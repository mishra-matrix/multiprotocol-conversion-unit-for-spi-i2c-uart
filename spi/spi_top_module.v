==> flow/design.v <==
`timescale 1ns / 1ps
module spi_clk_divider #(
    parameter DIVISOR = 50
)(
    input  wire clk,
    output reg  spi_clk_en
);
    reg [15:0] count = 0;
    always @(posedge clk) begin
        if(count == DIVISOR-1) begin
            count <= 0;
            spi_clk_en <= 1;
        end else begin
            count <= count + 1;
            spi_clk_en <= 0;
        end
    end
endmodule
`timescale 1ns / 1ps
module spi_master(
    input  wire clk,
    input  wire spi_clk_en,
    input  wire start,
    input  wire [3:0] data_in,
    output reg  [3:0] data_out,
    output reg MOSI,
    input  wire MISO,
    output reg SCLK,
    output reg CS,
    output reg done
);
    localparam IDLE = 0,
               LOAD = 1,
               SHIFT = 2,
               END_STATE = 3;
    reg [1:0] state = IDLE;
    reg [3:0] shift_reg;
    reg [2:0] bit_count = 0;
    always @(posedge clk) begin
        done <= 0;
        case(state)
            IDLE: begin
                CS <= 1;
                SCLK <= 0;
                if(start) begin
                    shift_reg <= data_in;
                    bit_count <= 3;
                    state <= LOAD;
                end
            end
            LOAD: begin
                CS <= 0;
                MOSI <= shift_reg[3];
                state <= SHIFT;
            end
            SHIFT: begin
                if(spi_clk_en) begin
                    SCLK <= ~SCLK;
                    if(SCLK == 1) begin
                        shift_reg[bit_count] <= MISO;
                        if(bit_count == 0) begin
                            data_out <= shift_reg;
                            state <= END_STATE;
                        end else begin
                            bit_count <= bit_count - 1;
                        end
                    end else begin
                        MOSI <= shift_reg[bit_count];
                    end
                end
            end
            END_STATE: begin
                CS <= 1;
                SCLK <= 0;
                done <= 1;
                state <= IDLE;
            end
        endcase
    end
endmodule
`timescale 1ns / 1ps
module top_spi_loopback(
    input  wire clk,
    input  wire btn,
    input  wire [3:0] sw,
    output wire [3:0] led,
    output wire MOSI,
    output wire SCLK,
    output wire CS
);
    wire spi_clk_en;
    wire done;
    wire MISO;
    assign MISO = MOSI;
    spi_clk_divider clkdiv(
        .clk(clk),
        .spi_clk_en(spi_clk_en)
    );
    spi_master spi(
        .clk(clk),
        .spi_clk_en(spi_clk_en),
        .start(btn),
        .data_in(sw),
        .data_out(led),
        .MOSI(MOSI),
        .MISO(MISO),
        .SCLK(SCLK),
        .CS(CS),
        .done(done)
    );
endmodule
* Reports on top_spi_loopback
What the tools print for top_spi_loopback, step after step.
Lines are those of the file above, counted from 1.
Library cell names are shortened.
Not given: -
- Top :: top_spi_loopback
- Clock :: clk
- Cell library :: sky130hd
- Corner :: tt_025C_1v80

* Elaborated design
Source: Yosys, flattened and elaborated, memories not mapped. Widths are those after wreduce. Registers that Yosys merges into a memory's read port (data or address) are not register bits. Print and check cells do not count. Equal cells are merged and count once.
- Output and inout bits :: 7
- Flip-flop bits (word level) :: 33
- Reduce/logical cells :: 15
- Muxes and demuxes :: 21
- Add/sub/neg operators :: 3
- Shift operators :: 3
- Eq/ne operators :: 10
- Bitwise operators :: 5
** Operators by type and width (number)
- adder 16 x 1 -> 16 bit (second input constant) :: 1
- == test 16 x 6 -> 1 bit (second input constant) :: 1
- 2-to-1 mux 4 bit :: 3
- 2-to-1 mux 3 bit :: 4
- AND reduction 5 bit :: 2
- != test 2 bit (second input constant) :: 4
- nonzero test 2 bit :: 4
- AND reduction 4 bit :: 2
- case mux 4 bit (select 2 bit) :: 1
- case mux 2 bit (select 4 bit) :: 1
- 2-to-1 mux 2 bit :: 4
- case mux 3 bit (select 2 bit) :: 1
- case mux 1 bit (select 2 bit) :: 3
- variable shift 1 x 4 -> 4 bit :: 1
- variable shift 1 x 4 -> 4 bit (first input constant) :: 1
- != test 2 x 1 -> 1 bit (second input constant) :: 2
- == test 2 bit (second input constant) :: 2
- OR reduction 2 bit :: 2
- negator 3 -> 4 bit :: 1
- indexed select 4 x 3 -> 1 bit :: 1
- AND 4 bit :: 1
- bitwise OR 4 bit :: 1
- NOT 4 bit :: 1
- nonzero test 4 bit :: 1
- 2-to-1 mux 1 bit :: 4
- subtractor 3 x 1 -> 3 bit (second input constant) :: 1
- logical NOT 3 bit :: 1
- AND reduction 3 bit :: 1
Not listed: further kinds 4, cells in them 5.

* Depth
Longest topological path by Yosys (ltp), each cell counted once; first at word level (registers and memories cut), then after technology mapping (sequential cells cut; the memories' decode and read muxes count).
- Word-level depth :: 8
- ABC_AREA :: 1
- Mapped depth :: 9

* After synthesis
Yosys stat after the flow's synthesis: flattened, memories mapped to cells. It holds for the ABC_AREA given above (unset counts as 0); a run with the other value may have another netlist.
- Cell count :: 219
- Flip-flops :: 33
- Mapped area :: 1737.9 um^2
** Cells by type
- edfxtp_1 :: number 16, area in all 480.461 um^2
- dfxtp_1 :: number 17, area in all 340.326 um^2
- nand2_1 :: number 58, area in all 217.709 um^2
- ha_1 :: number 11, area in all 137.632 um^2
- nor2_1 :: number 31, area in all 116.362 um^2
- inv_1 :: number 28, area in all 105.101 um^2
- nand3_1 :: number 13, area in all 65.062 um^2
- o21ai_0 :: number 8, area in all 40.038 um^2
- a21oi_1 :: number 7, area in all 35.034 um^2
- xnor2_1 :: number 4, area in all 35.034 um^2
- nand4_1 :: number 5, area in all 31.28 um^2
- nor2_2 :: number 4, area in all 25.024 um^2
- nand3_2 :: number 2, area in all 20.019 um^2
- nand2_2 :: number 3, area in all 18.768 um^2
- xor2_1 :: number 2, area in all 17.517 um^2
- nor3_1 :: number 2, area in all 10.01 um^2
- o21ai_1 :: number 2, area in all 10.01 um^2
- o31ai_1 :: number 1, area in all 7.507 um^2
Not listed: further types 5, cells in them 5.

* Worst setup path after synthesis
OpenSTA on the mapped netlist: ideal clock, no wires. The path of least setup slack (recovery checks aside). Input and output delay are each 20% of the period. Register names are those of the netlist, which keeps one name where synthesis merged equal registers.
- Path type :: reg-to-reg
- Start :: register spi.bit_count[0]
- End :: register spi.shift_reg[2]
- Required time :: 3.967 ns
- Path delay :: 1.712 ns
- Arrival :: 1.459 ns
- Path buffers :: 0
- Stages on the path :: 9
- Setup time :: 0.253 ns
- Path slack :: 2.508 ns
- Period :: 4.22 ns
- Period reached after synthesis :: 1.712 ns
"path delay" is the arrival time less input delay plus setup time.
"stages on the path": output pins that drive a net of the path, with the launching flip-flop's if there is one; two outputs of one cell count as two.
"period reached after synthesis" = period - worst setup slack (recovery checks aside). The figure is calculated, with input and output delays left at 20% of the set period.
The rows between start and end are the longest chain of elaborated cells between them; the timing report does not say that the signal goes this way. Where chains are equally long, one stands for them.
A line is the first line of the expression or statement that the cell stems from. Yosys adds cells for indexed reads and writes and turns some case tables into memories.
- Cells stage by stage :: edfxtp_1 inv_1 ha_1 ha_1 nand2_1 nor2_1 nand3_1 nand3_1 nand2_1
- Cells in the longest elaborated chain :: 8
** Ends and longest elaborated chain, post-synthesis
- start, declared :: line 38 : reg [2:0] bit_count = 0;
- start, assigned :: line 47 : bit_count <= 3;
- start, assigned :: line 65 : bit_count <= bit_count - 1;
- negator 3 -> 4 bit :: line 60 : shift_reg[bit_count] <= MISO;
- variable shift 1 x 4 -> 4 bit :: line 60
- NOT 4 bit :: line 60
- AND 4 bit :: line 60
- bitwise OR 4 bit :: line 60
- 2-to-1 mux 4 bit :: line 59 : if(SCLK == 1) begin
- 2-to-1 mux 4 bit :: line 57 : if(spi_clk_en) begin
- case mux 4 bit (select 2 bit) :: line 41 : case(state)
- end, assigned :: line 46 : shift_reg <= data_in;
- end, assigned :: line 60
- end, declared :: line 37 : reg [3:0] shift_reg;

* Path in the finished layout
Path of least setup slack in the final report of flow run 1 (OpenROAD, finished layout, wires in). Where an end is a register, its clock arrival counts in the times.
- Path type :: reg-to-reg
- Start :: register spi.state[0]
- End :: register spi.bit_count[2]
- Period :: 2.78 ns
- Required time :: 2.75 ns
- Path buffers :: 0
- Arrival :: 2.10 ns
- Setup time :: 0.31 ns
- Path slack :: 0.65 ns
- Stages on the path :: 7
The rows between start and end are the longest chain of elaborated cells between them; the timing report does not say that the signal goes this way. Where chains are equally long, one stands for them.
At most two assigning lines are given for a register; there are more.
The path ends at the enable pin of a flip-flop; only ways to that pin are counted.
- Cells stage by stage :: edfxtp_1 inv_1 ha_1 clkinv_1 nand2_1 nand2_1 nor2_1
- Cells in the longest elaborated chain :: 3
** Ends and longest elaborated chain, after layout
- start, declared :: line 36 : reg [1:0] state = IDLE;
- start, assigned :: line 48 : state <= LOAD;
- start, assigned :: line 54 : state <= SHIFT;
- == test 2 bit :: line 41 : case(state)
- != test 2 bit
- AND reduction 5 bit
- end, assigned :: line 47 : bit_count <= 3;
- end, assigned :: line 65 : bit_count <= bit_count - 1;
- end, declared :: line 38 : reg [2:0] bit_count = 0;

## Implementation results

Flow measurements of top_spi_loopback on sky130hd: 2 stored runs with different settings, listed in no order. Input and output delays are each 20% of the period that was set; the output load is 0.01 pF.
"achieved clock period" means the clock period less the worst setup slack. The figure is calculated, with input and output delays left at 20% of the set period.
"critical path time" is the time allowed to the run's worst setup path (the clock period less input and output delay, where it has them) less its slack. Clock arrival times count: a late capture clock shortens it, a late launch clock lengthens it.
"total power of the final layout" is the tool's figure for a default switching activity; nothing was simulated.

* Flow run 1
** Files
==> flow/run.sh <==
#!/bin/bash
# the make line also repeats the synthesis and layout settings of config.mk as NAME=value (left out here)
make -C /OpenROAD-flow-scripts/flow DESIGN_CONFIG=/design/flow/config.mk WORK_HOME=/design/flow/orfs CLKGATE_MAP_FILE= finish
==> flow/config.mk <==
export PLATFORM = sky130hd
export DESIGN_NAME = top_spi_loopback
export DESIGN_NICKNAME = top_spi_loopback
export VERILOG_FILES = /design/flow/design.v
export SDC_FILE = /design/flow/constraint.sdc
export NUM_CORES = 4
export LEC_CHECK = 0
export ABC_AREA = 1
export CAP_MARGIN = 20
export CORE_MARGIN = 2
export CORE_UTILIZATION = 47
export GPL_TIMING_DRIVEN = 1
export MAX_ROUTING_LAYER = met5
export PLACE_DENSITY_LB_ADDON = 0.17
export SETUP_SLACK_MARGIN = -0.12
export SLEW_MARGIN = 35
export TNS_END_PERCENT = 10
==> flow/constraint.sdc <==
create_clock -name core_clock -period 2.78 [get_ports {clk}]
set_input_delay 0.5560 -clock core_clock [delete_from_list [all_inputs] [get_ports {clk}]]
set_output_delay 0.5560 -clock core_clock [all_outputs]
set_load 0.01 [all_outputs]
** Results
- Final setup TNS :: 0.000 ns
- Worst setup slack after layout :: 0.654 ns
- Post-synthesis cell area :: 1737.9 um^2
- Post-route utilization :: 56.0 %
- Achieved clock period :: 2.126 ns
- Total power of the final layout :: 1.749 mW
- Worst hold slack in the final report :: 0.461 ns
- Critical path time :: 2.13 ns
- Critical path kind :: reg-to-reg
- Standard-cell area after layout :: 2019.4 um^2
- Total die area :: 4200.3 um^2

* Flow run 2
** Files
==> flow/run.sh <==
#!/bin/bash
# the make line also repeats the synthesis and layout settings of config.mk as NAME=value (left out here)
make -C /OpenROAD-flow-scripts/flow DESIGN_CONFIG=/design/flow/config.mk WORK_HOME=/design/flow/orfs CLKGATE_MAP_FILE= finish
==> flow/config.mk <==
export PLATFORM = sky130hd
export DESIGN_NAME = top_spi_loopback
export DESIGN_NICKNAME = top_spi_loopback
export VERILOG_FILES = /design/flow/design.v
export SDC_FILE = /design/flow/constraint.sdc
export NUM_CORES = 4
export LEC_CHECK = 0
export CAP_MARGIN = 30
export CELL_PAD_IN_SITES_GLOBAL_PLACEMENT = 1
export CORE_MARGIN = 2
export CORE_UTILIZATION = 41
export PLACE_DENSITY = 0.45
export SLEW_MARGIN = 15
export TNS_END_PERCENT = 10
==> flow/constraint.sdc <==
create_clock -name core_clock -period 1.4 [get_ports {clk}]
set_input_delay 0.2800 -clock core_clock [delete_from_list [all_inputs] [get_ports {clk}]]
set_output_delay 0.2800 -clock core_clock [all_outputs]
set_load 0.01 [all_outputs]
** Results
- Post-synthesis cell area :: 1587.8 um^2
- Worst hold slack in the final report :: 0.466 ns
- Post-route utilization :: 55.6 %
- Achieved clock period :: 1.758 ns
- Final setup TNS :: -1.633 ns
- Standard-cell area after layout :: 2050.7 um^2
- Total die area :: 4386.4 um^2
- Worst setup slack after layout :: -0.358 ns
- Critical path time :: 1.76 ns
- Critical path kind :: reg-to-reg
- Total power of the final layout :: 3.852 mW
